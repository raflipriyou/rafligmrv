==> flow/design.v <==
module darkuart
(
    input           CLK,             
    input           RES,             
    input           RD,              
    input           WR,              
    input  [ 3:0]   BE,              
    input  [31:0]   DATAI,           
    output [31:0]   DATAO,           
    output          IRQ,             
    input           RXD,             
    output          TXD,             
    output [3:0]    DEBUG            
);
    reg [15:0]  UART_TIMER = ((100000000/115200));   
    reg         UART_IREQ  = 0;      
    reg         UART_IACK  = 0;      
    reg [ 7:0]  UART_XFIFO = 0;      
    reg         UART_XREQ  = 0;      
    reg         UART_XACK  = 0;      
    reg [15:0]  UART_XBAUD = 0;      
    reg [ 3:0]  UART_XSTATE= 0;      
    reg [ 7:0]  UART_RFIFO = 0;      
    reg         UART_RREQ  = 0;      
    reg         UART_RACK  = 0;      
    reg [15:0]  UART_RBAUD = 0;      
    reg [ 3:0]  UART_RSTATE= 0;      
    reg [2:0]   UART_RXDFF = -1;
    wire [7:0]  UART_STATE = { 6'd0, UART_RREQ!=UART_RACK, UART_XREQ!=UART_XACK };    
    reg [7:0]   UART_STATEFF = 0;
    reg [31:0] DATAOFF = 0;
    reg [1:0] IOREQ = 0;
    reg [1:0] IOACK = 0;
    always@(posedge CLK)
    begin
        if(WR)
        begin
            if(BE[1])
            begin
                UART_XFIFO <= DATAI[15:8];
                UART_XREQ <= !UART_XACK;     
            end
        end
        if(RES)
        begin
            UART_RACK <= UART_RREQ;
            UART_STATEFF <= UART_STATE;
        end
        else
        if(RD)
        begin
            if(BE[1]) UART_RACK     <= UART_RREQ;  
            if(BE[0]) UART_STATEFF <= UART_STATE;  
        end
    end
    assign IRQ   = |(UART_STATE^UART_STATEFF);
    assign DATAO = { UART_TIMER, UART_RFIFO, UART_STATE };
    always@(posedge CLK)
    begin    
        UART_XBAUD <= UART_XSTATE==6 ? UART_TIMER :       
                      UART_XBAUD ? UART_XBAUD-1 : UART_TIMER;            
        UART_XSTATE <= RES||UART_XSTATE==1  ? 6 :
                            UART_XSTATE==6 ? UART_XSTATE+(UART_XREQ!=UART_XACK) :
                                                            UART_XSTATE+(UART_XBAUD==0);
        UART_XACK   <= RES||UART_XSTATE==1  ? UART_XREQ : UART_XACK;
    end
    assign TXD = UART_XSTATE[3] ? UART_XFIFO[UART_XSTATE[2:0]] : UART_XSTATE==7 ? 0 : 1;
    always@(posedge CLK)
    begin
        UART_RXDFF <= (UART_RXDFF<<1)|RXD;
        UART_RBAUD <= UART_RSTATE==6 ? { 1'b0, UART_TIMER[15:1] } :     
                      UART_RBAUD ? UART_RBAUD-1 : UART_TIMER;                
        UART_RSTATE <= RES||UART_RSTATE==1  ? 6 :
                            UART_RSTATE==6 ? UART_RSTATE+(UART_RXDFF[2:1]==2'b10) :  
                                                            UART_RSTATE+(UART_RBAUD==0);
        UART_RREQ <= (IOACK==2 || UART_RSTATE==1) ? !UART_RACK : UART_RREQ;
        if(UART_RSTATE[3]) 
        begin
            UART_RFIFO[UART_RSTATE[2:0]] <= UART_RXDFF[2];
        end
    end
    assign DEBUG = { RXD, TXD, UART_XSTATE!=6, UART_RSTATE!=6 };
endmodule
-- Tool chain data of darkuart
The steps from the RTL of darkuart to its reports follow in flow order.
Lines are those of the file above, counted from 1.
Cell names lack the library's common part.
The mark -- stands for no value.
- design top: darkuart
- clock port: CLK
- library: sky130hd
- library corner: tt_025C_1v80

-- After elaboration
Counts by Yosys on the flattened word-level netlist (proc, flatten, opt, wreduce; memories kept). Register bits leave out memories and registers merged into their read ports (data or address). Print and check cells are left out.
- register bits after elaboration at 65
- input bits: 41
- noted output and inout bits: 38
- word-level cells at 69
- add/sub/neg operators: 7
- noted equal/unequal tests: 11
- shifts and indexed selects at 3
- muxes and demuxes: 11
- bitwise operators: 7
- reductions and logical operators: 17
- operators by type and width (operator ; number):
    subtractor 16 x 1 -> 16 bit with constant B ; 2
    logical NOT 16 bit ; 2
    nonzero test 16 bit ; 2
    adder 4 x 1 -> 4 bit ; 4
    equality test 4 x 3 -> 1 bit with constant B ; 3
    two-way mux 10 bit ; 1
    variable shift 1 x 4 -> 8 bit ; 1
    variable shift 1 x 4 -> 8 bit with constant A ; 1
    equality test 4 x 1 -> 1 bit with constant B ; 2
    != test 4 x 3 -> 1 bit with constant B ; 2
    indexed select 8 x 3 -> 1 bit ; 1
    bitwise AND 8 bit ; 1
    bitwise OR 8 bit ; 1
    inverter 8 bit ; 1
    OR reduction 8 bit ; 1
    two-way mux 4 bit ; 2
    AND reduction 2 bit ; 3
    nonzero test 2 bit ; 3
    two-way mux 2 bit ; 3
    two-way mux 1 bit ; 5
    OR reduction 2 bit ; 2
    negation 3 -> 4 bit ; 1
    != test 1 bit ; 3
    bitwise OR 3 x 1 -> 3 bit ; 1
    logical OR 1 bit ; 2
    inverter 1 bit ; 2
    logical NOT 1 bit ; 2
    equality test 2 bit with constant B ; 1
    bitwise XOR 2 bit ; 1

-- Logic depth
Yosys ltp: most cells in a row. Word level: on the elaborated netlist, between registers, memories and ports. Mapped: between sequential cells and ports; inverters and the memories' decode and read muxes count.
- word-level depth: 5
- ABC_AREA: 0
- gate-level depth with buffers at 10
- gate-level depth less buffers at 9

-- After synthesis
The flow's flattened synthesis, as Yosys stat reports it; memories are mapped. The netlist is that of the ABC_AREA named above (0 if unset); the other value can give another one.
- cell types (type ; number ; area in all (µm²)):
    dfxtp_1 ; 43 ; 860.826
    edfxtp_1 ; 22 ; 660.634
    buf_4 ; 25 ; 187.68
    ha_1 ; 13 ; 162.656
    xor2_1 ; 18 ; 157.651
    xnor2_1 ; 17 ; 148.893
    nor2_1 ; 33 ; 123.869
    nand2_1 ; 23 ; 86.333
    nor4_4 ; 4 ; 85.082
    nand3_1 ; 10 ; 50.048
    inv_1 ; 12 ; 45.043
    mux2_2 ; 4 ; 45.043
    nand4_1 ; 7 ; 43.792
    o21ai_0 ; 8 ; 40.038
    nor3_1 ; 7 ; 35.034
    nor4_1 ; 5 ; 31.28
    nor4_2 ; 2 ; 25.024
    buf_6 ; 2 ; 22.522
Not listed: further types 32, cells in them 53.
- cells in the netlist at 308
- cell area after synthesis at 3200.6 µm²
- noted sequential part of the area: 1521.5 µm²
- flip-flop cells at 65
- noted buffers: 31

-- Path before layout
Source: OpenSTA report_checks on the synthesized netlist (no wires, ideal clock, input and output delay 20% of the period each), path of least setup slack; recovery checks are left aside. Register names are those of the netlist, which keeps one name where synthesis merged equal registers.
- path kind: register to register
- start: register UART_XBAUD[5]
- end: register UART_XSTATE[1]
- clock period at 2.41 ns
- library setup time: 0.127 ns
- launch time at the first pin at 0.000 ns
- noted arrival: 2.120 ns
- noted data required time: 2.283 ns
- path slack at 0.163 ns
- path delay at 2.247 ns
- stages at 9
- noted buffers on the path: 1
- synthesis period reached: 2.247 ns
"path delay" is the arrival time less input delay plus setup time.
"stages": output pins that drive a net of the path, with the launching flip-flop's if there is one; two outputs of one cell count as two.
"synthesis period reached" is the clock period less the worst setup slack; recovery checks do not enter. This is arithmetic on one report: input and output delays are still those of the set period (20% each).
Between the ends stands the longest chain of elaborated cells between them, by number of cells; it is not shown to be the way that was timed. Of several equally long chains one is given.
A line is the first line of the expression or statement that the cell stems from. Yosys adds cells for indexed reads and writes and turns some case tables into memories.
- path through: dfxtp_1 > or4_4 > buf_6 > nor2_1 > a31o_2 > o21a_1 > ha_1 > ha_1 > or3_1
- noted cells in the longest elaborated chain: 3
- elaborated cells between the ends (all ways): 3
- noted RTL lines with such cells: 2
- those cells by class: 1 x add/sub; 1 x mux; 1 x reduce/logical
- ends and longest elaborated chain, post-synthesis (element ; line ; RTL):
    from (decl) ; 21 ; reg [15:0]  UART_XBAUD = 0;
    from (assign) ; 60 ; UART_XBAUD <= UART_XSTATE==6 ? UART_TIMER :
    logical NOT 16 bit ; 64 ; UART_XSTATE+(UART_XBAUD==0);
    adder 4 x 1 -> 4 bit ; 64 ;
    two-way mux 4 bit ; 63 ; UART_XSTATE==6 ? UART_XSTATE+(UART_XREQ!=UART_XACK) :
    to (assign) ; 62 ; UART_XSTATE <= RES||UART_XSTATE==1  ? 6 :
    to (decl) ; 22 ; reg [ 3:0]  UART_XSTATE= 0;

-- Path in the finished layout
From the final timing report of flow run 1: the path of least setup slack in the routed layout; clock arrival at registers is part of the times.
- path kind: register to output
- start: register UART_XSTATE[0]
- end: output TXD
- clock period at 2.77 ns
- output delay at 0.55 ns
- launch time at the first pin at 0.32 ns
- noted arrival: 2.07 ns
- noted data required time: 2.22 ns
- path slack at 0.15 ns
- stages at 5
- noted buffers on the path: 1
Between the ends stands the longest chain of elaborated cells between them, by number of cells; it is not shown to be the way that was timed. Of several equally long chains one is given.
- path through: dfxtp_1 > mux4_2 > nand2b_1 > a32oi_1 > clkdlybuf4s50_1
- noted cells in the longest elaborated chain: 3
- elaborated cells between the ends (all ways): 4
- noted RTL lines with such cells: 1
- those cells by class: 1 x eq/ne; 1 x shift; 2 x mux
- ends and longest elaborated chain, post-layout (element ; line ; RTL):
    from (decl) ; 22 ; reg [ 3:0]  UART_XSTATE= 0;
    from (assign) ; 62 ; UART_XSTATE <= RES||UART_XSTATE==1  ? 6 :
    equality test 4 x 3 -> 1 bit ; 67 ; assign TXD = UART_XSTATE[3] ? UART_XFIFO[UART_XSTATE[2:0]] : UART_XSTATE==7 ? 0 : 1;
    two-way mux 1 bit x2 ; 67 ;
    to (decl) ; 12 ; output          TXD,

Memo
Re: implementation data of darkuart

Record of 2 stored runs of the RTL-to-layout flow on darkuart, platform sky130hd. The runs are unordered. Constraints: input delay and output delay 20% of the set period each, output load 0.01 pF.
By "achieved period" is meant the clock period of the run minus its worst setup slack. This is arithmetic on one report: input and output delays are still those of the set period (20% each).
"time of the worst setup path" = time allowed to the worst setup path (clock period - input delay - output delay, where it has them) - its slack; a late launch clock adds to it, a late capture clock takes from it.
"total design power" is the tool's figure for a default switching activity; nothing was simulated.

Flow run 1

==> flow/run.sh <==
#!/bin/bash
# the make line also repeats the synthesis and layout settings of config.mk as NAME=value (left out here)
make -C /OpenROAD-flow-scripts/flow DESIGN_CONFIG=/design/flow/config.mk WORK_HOME=/design/flow/orfs CLKGATE_MAP_FILE= finish
==> flow/config.mk <==
export PLATFORM = sky130hd
export DESIGN_NAME = darkuart
export DESIGN_NICKNAME = darkuart
export VERILOG_FILES = /design/flow/design.v
export SDC_FILE = /design/flow/constraint.sdc
export NUM_CORES = 4
export LEC_CHECK = 0
export CAP_MARGIN = 20
export CORE_MARGIN = 2
export CORE_UTILIZATION = 40
export SLEW_MARGIN = 20
==> flow/constraint.sdc <==
create_clock -name core_clock -period 2.77 [get_ports {CLK}]
set_input_delay 0.5540 -clock core_clock [delete_from_list [all_inputs] [get_ports {CLK}]]
set_output_delay 0.5540 -clock core_clock [all_outputs]
set_load 0.01 [all_outputs]

Measured in flow run 1:
- noted the achieved period: 2.623 ns
- chip area after synthesis (Yosys): 3,200.6 µm²
- noted the die footprint: 8,732.9 µm²
- noted the time of the worst setup path: 2.07 ns
- critical path kind: register to output
- standard-cell area of the final layout: 3,691.0 µm²
- final worst hold slack: 0.325 ns
- final setup TNS: 0.000 ns
- utilization of the finished layout at 47.8 %
- total design power: 0.002681 W
- noted the worst setup slack after layout: 0.147 ns

Flow run 2

==> flow/run.sh <==
#!/bin/bash
# the make line also repeats the synthesis and layout settings of config.mk as NAME=value (left out here)
make -C /OpenROAD-flow-scripts/flow DESIGN_CONFIG=/design/flow/config.mk WORK_HOME=/design/flow/orfs CLKGATE_MAP_FILE= finish
==> flow/config.mk <==
export PLATFORM = sky130hd
export DESIGN_NAME = darkuart
export DESIGN_NICKNAME = darkuart
export VERILOG_FILES = /design/flow/design.v
export SDC_FILE = /design/flow/constraint.sdc
export NUM_CORES = 4
export LEC_CHECK = 0
export CAP_MARGIN = 20
export CELL_PAD_IN_SITES_GLOBAL_PLACEMENT = 3
export CORE_MARGIN = 2
export CORE_UTILIZATION = 61
export CTS_CLUSTER_SIZE = 11
export GPL_ROUTABILITY_DRIVEN = 1
export GPL_TIMING_DRIVEN = 1
export PLACE_DENSITY = 0.95
export SLEW_MARGIN = 20
export TNS_END_PERCENT = 10
==> flow/constraint.sdc <==
create_clock -name core_clock -period 2.59 [get_ports {CLK}]
set_input_delay 0.5180 -clock core_clock [delete_from_list [all_inputs] [get_ports {CLK}]]
set_output_delay 0.5180 -clock core_clock [all_outputs]
set_load 0.01 [all_outputs]

Flow run 2: no results, placement failed with GPL-0301.
